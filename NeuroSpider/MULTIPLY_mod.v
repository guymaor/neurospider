==> flow/design.v <==
`timescale 1ns / 1ps
module mod_Multiply(in_A,in_B,in_En,out_Out,out_Ready,clk,rst);
    input [15:0] in_A;
    input [15:0] in_B;
    output [15:0] out_Out;
    input in_En;
    output out_Ready;
    input clk;
	 input rst;
	 wire signWire = in_A[15] ^ in_B[15];
	 wire [4:0] exponentWire = in_A[14:10] + in_B[14:10] - 5'b01111;
	 wire [20:0] beforeShift = ({1'b1,in_A[9:0]}*{1'b1,in_B[9:0]});
	 wire [10:0] fractionWire = beforeShift>>10; 
	 reg signMidReg;
	 reg [4:0] exponentMidReg;
	 reg [10:0] fractionMidReg;
	 reg readyMidReg;
	 always @ (posedge clk, posedge rst)
	 begin
		if(rst)
		begin
			signMidReg = 1'b0;
			exponentMidReg = 5'd0;
			fractionMidReg = 11'd0;
			readyMidReg = 1'b0;
		end
		else if(in_En)
		begin
			signMidReg = signWire;
			exponentMidReg = exponentWire;
			fractionMidReg = fractionWire;
			readyMidReg = in_En;
		end
	 end
	 wire [4:0] exponentWireOut = exponentMidReg + fractionMidReg[10];
	 wire [9:0] fractionWireOut = (fractionMidReg>>fractionMidReg[10]);	 
	 reg [15:0] out_Out;
    reg out_Ready;
	 always @ (posedge clk, posedge rst)
	 begin
		if(rst)
		begin
			out_Out = 15'd0;
			out_Ready = 1'b0;
		end
		else
		begin
			out_Out = {signMidReg,exponentWireOut,fractionWireOut};
			out_Ready = in_En ? 0 : readyMidReg;
		end
	 end
endmodule
### Step by step through the tools: mod_Multiply

The steps from the RTL of mod_Multiply to its reports follow in flow order.
Line numbers count from 1 in the design file above.
Operators: Yosys type, input widths -> output width; for muxes data width and select width s.
A cell with -- has no value.

* top module: mod_Multiply
* clock: clk
* library: sky130hd
* library corner: tt_025C_1v80

### After elaboration

Counts by Yosys on the flattened word-level netlist (proc, flatten, opt, wreduce; memories kept). Register bits leave out memories and registers merged into their read ports (data or address); mux counts leave out enables and synchronous resets folded into registers. Print and check cells are left out. Cells with the same type and inputs are merged into one.

* add/sub/neg operators: 3
* multiply operators: 1
* shift operators: 1
* mux-type cells: 1
* bitwise operators: 1

Operator list (number)
* $mul 11x11->21: 1
* $shr 11x1->10: 1
* $add 5x1->5: 1
* $sub 5x4->5 const B: 1
* $add 5x5->5: 1
* $xor 1x1->1: 1
* $mux 1: 1

* flip-flop bits (word level): 35
* input bits: 35

### Longest topological paths

Yosys ltp: most cells in a row. Word level: on the elaborated netlist, between registers, memories and ports. Mapped: between sequential cells and ports; inverters and the memories' decode and read muxes count.

* word-level depth: 2
* ABC_AREA: 0
* depth in mapped cells: 20

### Netlist

Yosys stat after the flow's synthesis: flattened, memories mapped to cells. It holds for the ABC_AREA given above (unset counts as 0); a run with the other value may have another netlist.

Cells by type
* sky130_fd_sc_hd__fa_1: number 80, area in all 1.6E+03 sq um
* sky130_fd_sc_hd__dfrtp_1: number 35, area in all 875.84 sq um
* sky130_fd_sc_hd__ha_1: number 62, area in all 775.744 sq um
* sky130_fd_sc_hd__inv_1: number 109, area in all 409.142 sq um
* sky130_fd_sc_hd__nand2_1: number 72, area in all 270.259 sq um
* sky130_fd_sc_hd__and2_1: number 41, area in all 256.496 sq um
* sky130_fd_sc_hd__mux2_2: number 15, area in all 168.912 sq um
* sky130_fd_sc_hd__xnor2_1: number 11, area in all 96.342 sq um
* sky130_fd_sc_hd__a21oi_1: number 14, area in all 70.067 sq um
* sky130_fd_sc_hd__clkbuf_1: number 18, area in all 67.565 sq um
* sky130_fd_sc_hd__nor2_1: number 15, area in all 56.304 sq um
* sky130_fd_sc_hd__mux2i_1: number 4, area in all 40.038 sq um
* sky130_fd_sc_hd__nand3_1: number 7, area in all 35.034 sq um
* sky130_fd_sc_hd__xor2_1: number 4, area in all 35.034 sq um
* sky130_fd_sc_hd__a21o_1: number 4, area in all 30.029 sq um
* sky130_fd_sc_hd__o21ai_0: number 6, area in all 30.029 sq um
* sky130_fd_sc_hd__o2111ai_1: number 3, area in all 26.275 sq um
* sky130_fd_sc_hd__a211oi_1: number 3, area in all 22.522 sq um

Other cell types: 32; their cells: 49.

* standard cells after synthesis: 552
* cell area after synthesis: 5242.5 sq um
* sequential area: 875.8 sq um
* mapped flip-flops: 35

### Worst setup path after synthesis

Source: OpenSTA report_checks on the synthesized netlist (no wires, ideal clock, input and output delay 20% of the period each), path of least setup slack; recovery checks are left aside. Register names are those of the netlist, which keeps one name where synthesis merged equal registers.

* path kind: in2reg
* start point: input in_B[2]
* end point: register fractionMidReg[8]
* clock period: 5900 ps
* setup time: 140 ps
* launch time at the first pin: 1180 ps
* arrival: 5621 ps
* data required time: 5760 ps
* path slack: 140 ps
* delay of the path: 4581 ps
* stages on the path: 17
* path buffers: 1
* synthesis period reached: 5760 ps

"delay of the path" = arrival - input delay + setup time.
"stages on the path": output pins that drive a net of the path, with the launching flip-flop's if there is one; two outputs of one cell count as two.
"synthesis period reached" is the clock period less the worst setup slack; recovery checks do not enter. This is arithmetic on one report: input and output delays are still those of the set period (20% each).
Between the ends stands the longest chain of elaborated cells between them, by number of cells; it is not shown to be the way that was timed. Of several equally long chains one is given.
A line is the first line of the expression or statement that the cell stems from. Yosys adds cells for indexed reads and writes and turns some case tables into memories.

* path through: sky130_fd_sc_hd__clkbuf_1 > sky130_fd_sc_hd__inv_1 > sky130_fd_sc_hd__fa_1 > sky130_fd_sc_hd__inv_1 > sky130_fd_sc_hd__fa_1 > sky130_fd_sc_hd__fa_1 > sky130_fd_sc_hd__fa_1 > sky130_fd_sc_hd__inv_1 > sky130_fd_sc_hd__fa_1 > sky130_fd_sc_hd__inv_1 > sky130_fd_sc_hd__ha_1 > sky130_fd_sc_hd__nand2_1 > sky130_fd_sc_hd__nor2_1 > sky130_fd_sc_hd__nand3_1 > sky130_fd_sc_hd__a2111oi_2 > sky130_fd_sc_hd__mux2i_1 > sky130_fd_sc_hd__o311ai_1
* cells in the longest elaborated chain: 1
* elaborated cells on any way between the ends: 1
* those cells by class: 1 x mul

Ends and longest elaborated chain, post-synthesis
* start: declaration: line 4 `input [15:0] in_B;`
* $mul 11x11->21: line 12 `wire [20:0] beforeShift = ({1'b1,in_A[9:0]}*{1'b1,in_B[9:0]});`
* end: assignment: line 24 `fractionMidReg = 11'd0;`
* end: assignment: line 31 `fractionMidReg = fractionWire;`
* end: declaration: line 16 `reg [10:0] fractionMidReg;`

### Timing after layout

From the final timing report of flow run A: the path of least setup slack in the routed layout; clock arrival at registers is part of the times.
The report prints the path's times to 10 ps; the period is as set.

* path kind: in2reg
* start point: input in_A[7]
* end point: register fractionMidReg[9]
* clock period: 5720 ps
* setup time: 140 ps
* launch time at the first pin: 1140 ps
* arrival: 5380 ps
* data required time: 5860 ps
* path slack: 480 ps
* stages on the path: 18
* path buffers: 3

Between the ends stands the longest chain of elaborated cells between them, by number of cells; it is not shown to be the way that was timed. Of several equally long chains one is given.

* path through: sky130_fd_sc_hd__buf_6 > sky130_fd_sc_hd__buf_6 > sky130_fd_sc_hd__buf_6 > sky130_fd_sc_hd__and2_4 > sky130_fd_sc_hd__fa_1 > sky130_fd_sc_hd__fa_1 > sky130_fd_sc_hd__fa_1 > sky130_fd_sc_hd__fa_1 > sky130_fd_sc_hd__inv_1 > sky130_fd_sc_hd__fa_1 > sky130_fd_sc_hd__inv_2 > sky130_fd_sc_hd__ha_4 > sky130_fd_sc_hd__a21o_1 > sky130_fd_sc_hd__a311oi_2 > sky130_fd_sc_hd__o21a_1 > sky130_fd_sc_hd__o2111a_1 > sky130_fd_sc_hd__mux2i_1 > sky130_fd_sc_hd__o2111ai_1
* cells in the longest elaborated chain: 1
* elaborated cells on any way between the ends: 1
* those cells by class: 1 x mul

Ends and longest elaborated chain, after layout
* start: declaration: line 3 `input [15:0] in_A;`
* $mul 11x11->21: line 12 `wire [20:0] beforeShift = ({1'b1,in_A[9:0]}*{1'b1,in_B[9:0]});`
* end: assignment: line 24 `fractionMidReg = 11'd0;`
* end: assignment: line 31 `fractionMidReg = fractionWire;`
* end: declaration: line 16 `reg [10:0] fractionMidReg;`

FLOW RESULTS
============

Measured data: module mod_Multiply, platform sky130hd, 2 stored runs of the flow under differing settings, order arbitrary. Input and output delays are each 20% of the period that was set; the output load is 0.01 pF.

### Flow run A

==> flow/run.sh <==
#!/bin/bash
# the make line also repeats the synthesis and layout settings of config.mk as NAME=value (left out here)
make -C /OpenROAD-flow-scripts/flow DESIGN_CONFIG=/design/flow/config.mk WORK_HOME=/design/flow/orfs CLKGATE_MAP_FILE= finish
==> flow/config.mk <==
export PLATFORM = sky130hd
export DESIGN_NAME = mod_Multiply
export DESIGN_NICKNAME = mod_Multiply
export VERILOG_FILES = /design/flow/design.v
export SDC_FILE = /design/flow/constraint.sdc
export NUM_CORES = 4
export LEC_CHECK = 0
export CAP_MARGIN = 20
export CORE_MARGIN = 2
export CORE_UTILIZATION = 40
export SETUP_SLACK_MARGIN = 1.61
export SLEW_MARGIN = 20
==> flow/constraint.sdc <==
create_clock -name core_clock -period 5.72 [get_ports {clk}]
set_input_delay 1.1440 -clock core_clock [delete_from_list [all_inputs] [get_ports {clk}]]
set_output_delay 1.1440 -clock core_clock [all_outputs]
set_load 0.01 [all_outputs]

Results of flow run A:
- Summed negative setup slack: 0 ps
- Chip area in the Yosys report: 5242.5 sq um
- Worst hold slack after layout: 375 ps
- Die footprint: 14037.5 sq um
- Utilization after layout: 56.3 %
- Std-cell area (final layout): 7168.1 sq um
- Setup slack of the worst path: 477 ps

### Flow run B

==> flow/run.sh <==
#!/bin/bash
# the make line also repeats the synthesis and layout settings of config.mk as NAME=value (left out here)
make -C /OpenROAD-flow-scripts/flow DESIGN_CONFIG=/design/flow/config.mk WORK_HOME=/design/flow/orfs CLKGATE_MAP_FILE= finish
==> flow/config.mk <==
export PLATFORM = sky130hd
export DESIGN_NAME = mod_Multiply
export DESIGN_NICKNAME = mod_Multiply
export VERILOG_FILES = /design/flow/design.v
export SDC_FILE = /design/flow/constraint.sdc
export NUM_CORES = 4
export LEC_CHECK = 0
export CAP_MARGIN = 20
export CELL_PAD_IN_SITES_DETAIL_PLACEMENT = 0
export CORE_ASPECT_RATIO = 0.55
export CORE_MARGIN = 7
export CORE_UTILIZATION = 45
export CTS_CLUSTER_DIAMETER = 254
export CTS_CLUSTER_SIZE = 98
export GPL_ROUTABILITY_DRIVEN = 1
export MAX_ROUTING_LAYER = met5
export SETUP_SLACK_MARGIN = 0.75
export SLEW_MARGIN = 30
==> flow/constraint.sdc <==
create_clock -name core_clock -period 3.88 [get_ports {clk}]
set_input_delay 0.7760 -clock core_clock [delete_from_list [all_inputs] [get_ports {clk}]]
set_output_delay 0.7760 -clock core_clock [all_outputs]
set_load 0.01 [all_outputs]

Results of flow run B:
- Summed negative setup slack: -10248 ps
- Chip area in the Yosys report: 5242.5 sq um
- Worst hold slack after layout: 387 ps
- Die footprint: 15003.9 sq um
- Utilization after layout: 63.1 %
- Std-cell area (final layout): 7216.9 sq um
- Setup slack of the worst path: -1005 ps
