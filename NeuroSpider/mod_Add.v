==> flow/design.v <==
`timescale 1ns / 1ps
module calcShift(val,result,zero);
	input [11:0] val;
	output [4:0] result;
	output zero;
	reg [4:0] result;
	reg zero;
	always @ (val)
	begin
		if(val==0)
			zero = 1;
		else
			zero = 0;
	end
	always @ (val)
	begin
		if(val[11])
			result = 5'b11111;
		else if(val[10])
			result = 5'd0;
		else if(val[9])
			result = 5'd1;
		else if(val[8])
			result = 5'd2;
		else if(val[7])
			result = 5'd3;
		else if(val[6])
			result = 5'd4;
		else if(val[5])
			result = 5'd5;
		else if(val[4])
			result = 5'd6;
		else if(val[3])
			result = 5'd7;
		else if(val[2])
			result = 5'd8;
		else if(val[1])
			result = 5'd9;
		else if(val[0])
			result = 5'd10;
		else
			result = 5'b11111;
	end
endmodule
`timescale 1ns / 1ps
module mod_Add(in_A,in_B,in_En,out_Out,out_Ready,clk,rst);
    input [15:0] in_A;
    input [15:0] in_B;
    output [15:0] out_Out;
    input in_En;
    output out_Ready;
    input clk;
	 input rst;
	 wire swap = {1'b0,in_B[14:10]} > {1'b0,in_A[14:10]}; 
	 reg [4:0] diff;
	 reg [4:0] exponentMax;
	 reg [9:0] valL;
	 reg notZeroL;
	 reg notZeroS;
	 reg [9:0] valS;
	 reg signL;
	 reg signS;
	 reg oldOldReady;
	 wire [12:0] valL2 = signL ? -{2'b00,notZeroL,valL}: {2'b00,notZeroL,valL};
	 wire [12:0] valS2 = signS ? -({2'b00,notZeroS,valS}>>diff):{2'b00,notZeroS,valS}>>diff;
	 wire [12:0] afterAdd = valL2+valS2;
	 wire signWire = afterAdd[12];
	 wire [11:0] absVal = signWire ? -afterAdd : afterAdd;
	 reg [4:0] oldExponent;
	 reg [11:0] oldVal;
	 reg oldReady;
	 reg sign;
	 wire [4:0] shiftAmmount;
	 wire isZero;
	 calcShift cS(oldVal,shiftAmmount,isZero);
	 wire [9:0] finalVal = isZero ? 10'd0 : oldVal<<shiftAmmount;
	 wire [4:0] finalExponent = isZero ? 5'd0 : oldExponent - shiftAmmount;
    reg [15:0] out_Out;
    reg out_Ready;
    always @(posedge clk, posedge rst)
	 begin
		if(rst)
		begin
			out_Out = 16'd0;
			out_Ready = 1'b0;
		end
		else
		begin
			out_Out = {sign,finalExponent,finalVal};
			out_Ready = oldReady;
		end
	 end
	 always @(posedge clk, posedge rst)
	 begin
		if(rst)
		begin
			oldExponent = 5'd0;
			oldVal = 12'd0;
			oldReady = 1'b0;
			sign = 1'b0;
		end
		else
		begin
			oldExponent = exponentMax;
			oldVal = absVal;
			oldReady = oldOldReady;
			sign = signWire;
		end
	 end
    always @(posedge clk, posedge rst)
	 begin
		if(rst)
		begin
			diff = 4'd0;
			exponentMax = 5'd0;
			valL = 10'd0;
			valS = 10'd0;
			signL = 1'b0;
			signS = 1'b0;
			oldOldReady = 1'b0;
			notZeroL = 15'b0;
			notZeroS = 15'b0;
		end
		else if(in_En)
		begin
			oldOldReady = 1'b1;
			if(swap)
			begin
				diff = in_B[14:10] - in_A[14:10];
				exponentMax = in_B[14:10];
				valL = in_B[9:0];
				valS = in_A[9:0];
				signL = in_B[15];
				signS = in_A[15];
				notZeroL = in_B[14:0]!=15'd0;
				notZeroS = in_A[14:0]!=15'd0;				
			end
			else
			begin
				diff = in_A[14:10] - in_B[14:10];
				exponentMax = in_A[14:10];
				valL = in_A[9:0];
				valS = in_B[9:0];
				signL = in_A[15];
				signS = in_B[15];
				notZeroL = in_A[14:0]!=15'd0;
				notZeroS = in_B[14:0]!=15'd0;
			end
		end
		else
			oldOldReady = 1'b0;
	 end		
endmodule
### Reports on mod_Add

What the tools print for mod_Add, step after step.
Line numbers count from 1 in the design file above.
Cell names lack the library's common part.
A cell with n/a has no value.

| design | value |
|---|---|
| top | mod_Add |
| clock input | clk |
| cell library | sky130hd |
| timing corner | tt_025C_1v80 |

### Word-level counts

Source: Yosys, flattened and elaborated, memories not mapped. Widths are those after wreduce; folded enables and synchronous resets count as part of the registers. Registers that Yosys merges into a memory's read port (data or address) are not register bits. Print and check cells do not count. Equal cells are merged and count once.

| bit counts | value |
|---|---|
| bits in registers | 71 |
| output and inout port bits | 17 |
| cells after elaboration | 55 |

| cells by class | value |
|---|---|
| add/sub/neg operators | 7 |
| order comparisons | 1 |
| shifts and indexed selects | 2 |
| mux-type cells | 27 |
| reduce/logical cells | 3 |

Operators by type and width:

| cell | count |
|---|---|
| 5-bit two-way mux | 15 |
| 15-bit nonzero test | 2 |
| 10-bit two-way mux | 3 |
| 13-bit two-way mux | 2 |
| 5-bit subtractor | 3 |
| 11-bit by 5-bit >> shifter with 13-bit output | 1 |
| 11-bit negator with 13-bit output | 1 |
| 13-bit adder | 1 |
| 13-bit negator | 1 |
| 12-bit by 5-bit left shift with 10-bit output | 1 |
| 12-bit negator | 1 |
| 12-bit zero test | 1 |
| 12-bit two-way mux | 1 |
| 1-bit two-way mux | 6 |
| 5-bit greater-than comparator | 1 |

### Logic depth

Depth = most cells in a row (Yosys ltp): at word level without a register or memory, in the mapped netlist without a sequential cell, where the memories' decode and read muxes count.

| logic depth | value |
|---|---|
| depth after elaboration | 14 |
| ABC_AREA | 0 |
| gate-level depth with buffers | 22 |
| gate-level depth less buffers | 19 |

### Mapped cells and area

Yosys stat after the flow's synthesis: flattened, memories mapped to cells. It holds for the ABC_AREA given above (unset counts as 0); a run with the other value may have another netlist.

Cell types:

| type | count | area in all (µm²) |
|---|---|---|
| dfrtp_1 | 71 | 1.78E+03 |
| mux2i_1 | 52 | 520.499 |
| ha_1 | 28 | 350.336 |
| xnor2_1 | 28 | 245.235 |
| nor2_1 | 63 | 236.477 |
| a21oi_1 | 47 | 235.226 |
| xor2_1 | 16 | 140.134 |
| inv_1 | 33 | 123.869 |
| nand2_1 | 31 | 116.362 |
| mux2_2 | 9 | 101.347 |
| o21ai_0 | 19 | 95.091 |
| fa_1 | 4 | 80.077 |
| mux4_1 | 3 | 78.826 |
| nor3_1 | 13 | 65.062 |
| nand2b_1 | 10 | 62.56 |
| nor4_1 | 10 | 62.56 |
| a21o_1 | 8 | 60.058 |
| clkbuf_1 | 16 | 60.058 |

Other cell types: 41; their cells: 104.

| synthesis totals | value |
|---|---|
| standard cells after synthesis | 565 |
| chip area (Yosys) | 5,195.0 µm² |
| mapped flip-flops | 71 |
| buffers | 22 |

By module: a second synthesis without flattening, with its own total; a netlist apart from the flattened one above.

| unflattened totals | value |
|---|---|
| cells (unflattened synthesis) | 596 |
| area (unflattened synthesis) | 5,343.9 µm² |

Each row is one instance without its submodules.

Modules:

| module | times used | cells | area (µm²) | sequential area (µm²) |
|---|---|---|---|---|
| mod_Add | 1 | 573 | 5,181.2 | 1,776.7 |
| calcShift | 1 | 23 | 162.7 | 0.0 |

### Path before layout

OpenSTA on the mapped netlist: ideal clock, no wires. The path of least setup slack (recovery checks aside). Input and output delay are each 20% of the period. Register names are those of the netlist, which keeps one name where synthesis merged equal registers.

| path after synthesis | value |
|---|---|
| path type | register -> register |
| start | register diff[0] |
| end | register oldVal[1] |
| period | 10.4 ns |
| setup time | 0.125 ns |
| data arrival time | 4.561 ns |
| data required time | 10.275 ns |
| setup slack | 5.714 ns |
| path delay | 4.686 ns |
| driving pins on the path | 22 |
| buffers on the path | 3 |
| synthesis period reached | 4.686 ns |

"path delay" = arrival - input delay + setup time.
"driving pins on the path": output pins that drive a net of the path, with the launching flip-flop's if there is one; two outputs of one cell count as two.
"synthesis period reached" = period - worst setup slack (recovery checks aside). The figure is calculated, with input and output delays left at 20% of the set period.
Between the ends stands the longest chain of elaborated cells between them, by number of cells; it is not shown to be the way that was timed. Of several equally long chains one is given.
Each line given opens the expression or statement behind the cell; cells for indexed reads and writes are added by Yosys, which also makes memories of some case tables.
A register here has more assigning lines than the two given.

| between the ends, after synthesis | value |
|---|---|
| cells stage by stage | dfrtp_1 -> clkbuf_1 -> buf_2 -> nand2_1 -> a21oi_1 -> mux2_2 -> a22oi_1 -> nor2_1 -> inv_1 -> ha_1 -> nand2_1 -> o21ai_0 -> fa_1 -> a21o_1 -> a211oi_1 -> nor2_1 -> o41ai_1 -> o211ai_1 -> a31o_2 -> xnor2_1 -> buf_6 -> mux2_4 |
| length of the longest elaborated chain | 6 |
| elaborated cells between the ends (all ways) | 6 |
| RTL lines with such cells | 3 |
| those cells by class | add/sub (3); shift (1); mux (2) |

Ends and longest elaborated chain, after synthesis:

| what | RTL line | source |
|---|---|---|
| from (decl) | 55 | `reg [4:0] diff;` |
| from (assign) | 129 | `diff = in_B[14:10] - in_A[14:10];` |
| from (assign) | 140 | `diff = in_A[14:10] - in_B[14:10];` |
| 11-bit by 5-bit >> shifter with 13-bit output | 65 | `wire [12:0] valS2 = signS ? -({2'b00,notZeroS,valS}>>diff):{2'b00,notZeroS,valS}>>diff;` |
| 13-bit negator | 65 |  |
| 13-bit two-way mux | 65 |  |
| 13-bit adder | 66 | `wire [12:0] afterAdd = valL2+valS2;` |
| 12-bit negator | 68 | `wire [11:0] absVal = signWire ? -afterAdd : afterAdd;` |
| 12-bit two-way mux | 68 |  |
| to (assign) | 98 | `oldVal = 12'd0;` |
| to (assign) | 105 | `oldVal = absVal;` |
| to (decl) | 70 | `reg [11:0] oldVal;` |

### Worst path after layout

Path of least setup slack in the final report of run B (OpenROAD, finished layout, wires in). Where an end is a register, its clock arrival counts in the times.

| path after layout | value |
|---|---|
| path type | register -> register |
| start | register diff[1] |
| end | register oldVal[1] |
| period | 5.81 ns |
| setup time | 0.11 ns |
| data arrival time | 5.67 ns |
| data required time | 6.06 ns |
| setup slack | 0.39 ns |
| driving pins on the path | 20 |
| buffers on the path | 1 |

Between the ends stands the longest chain of elaborated cells between them, by number of cells; it is not shown to be the way that was timed. Of several equally long chains one is given.
A register here has more assigning lines than the two given.

| between the ends, after layout | value |
|---|---|
| cells stage by stage | dfrtp_1 -> mux2i_1 -> o21ai_0 -> nand2_1 -> a21o_1 -> a21oi_1 -> inv_1 -> ha_1 -> nand2_1 -> o21ai_0 -> fa_1 -> a21o_1 -> a211oi_1 -> nor2_1 -> o41ai_1 -> o211ai_1 -> a31o_2 -> xnor2_1 -> buf_4 -> mux2_4 |
| length of the longest elaborated chain | 6 |
| elaborated cells between the ends (all ways) | 6 |
| RTL lines with such cells | 3 |
| those cells by class | add/sub (3); shift (1); mux (2) |

Ends and longest elaborated chain, after layout:

| what | RTL line | source |
|---|---|---|
| from (decl) | 55 | `reg [4:0] diff;` |
| from (assign) | 129 | `diff = in_B[14:10] - in_A[14:10];` |
| from (assign) | 140 | `diff = in_A[14:10] - in_B[14:10];` |
| 11-bit by 5-bit >> shifter with 13-bit output | 65 | `wire [12:0] valS2 = signS ? -({2'b00,notZeroS,valS}>>diff):{2'b00,notZeroS,valS}>>diff;` |
| 13-bit negator | 65 |  |
| 13-bit two-way mux | 65 |  |
| 13-bit adder | 66 | `wire [12:0] afterAdd = valL2+valS2;` |
| 12-bit negator | 68 | `wire [11:0] absVal = signWire ? -afterAdd : afterAdd;` |
| 12-bit two-way mux | 68 |  |
| to (assign) | 98 | `oldVal = 12'd0;` |
| to (assign) | 105 | `oldVal = absVal;` |
| to (decl) | 70 | `reg [11:0] oldVal;` |

Lab notebook: mod_Add

Design mod_Add on sky130hd. What follows are 2 stored runs of the flow, each under its own settings; their order means nothing. The constraints put input and output delay at 20% of the set period each and load the outputs with 0.01 pF.
"allowed time less slack (worst setup path)": the worst setup path's part of the clock period (all of it between registers, 20% less for each end at a port) less its slack. A launch clock that arrives late makes it longer, a capture clock that arrives late makes it shorter.
By "power consumption" is meant OpenSTA's value without simulated activity: inputs other than the clock are taken to toggle once in ten clock periods, and the tool carries that through the logic.
Settings: - = not set for that run.
Among the results, - means that no value is shown for the run.

| stored run | period_ns | CORE_UTILIZATION | SETUP_SLACK_MARGIN | PLACE_DENSITY_LB_ADDON | CORE_ASPECT_RATIO | CELL_PAD_IN_SITES_GLOBAL_PLACEMENT | CELL_PAD_IN_SITES_DETAIL_PLACEMENT | TNS_END_PERCENT | MIN_ROUTING_LAYER | CAP_MARGIN | CORE_MARGIN | SLEW_MARGIN | worst setup slack after layout (ns) | allowed time less slack (worst setup path) (ns) | kind of the worst setup path | worst hold slack in the final report (ns) | mapped cell area after synthesis (µm²) | power consumption (mW) | standard-cell area after layout (µm²) | overall die area (µm²) |
|---|---|---|---|---|---|---|---|---|---|---|---|---|---|---|---|---|---|---|---|---|
| run A | 8.74 | 66 | 2.53 | 0.16 | 1.34 | 0 | 2 | 70 | met1 | 20 | 2 | 20 | - | - | - | - | - | - | - | - |
| run B | 5.81 | 69 | - | - | - | - | - | - | - | 20 | 2 | 20 | 0.390 | 5.42 | register -> register | 0.347 | 5,195.0 | 2.953 | 5,975.7 | 8,239.2 |

Run A: incomplete, placement halted on DPL-0033
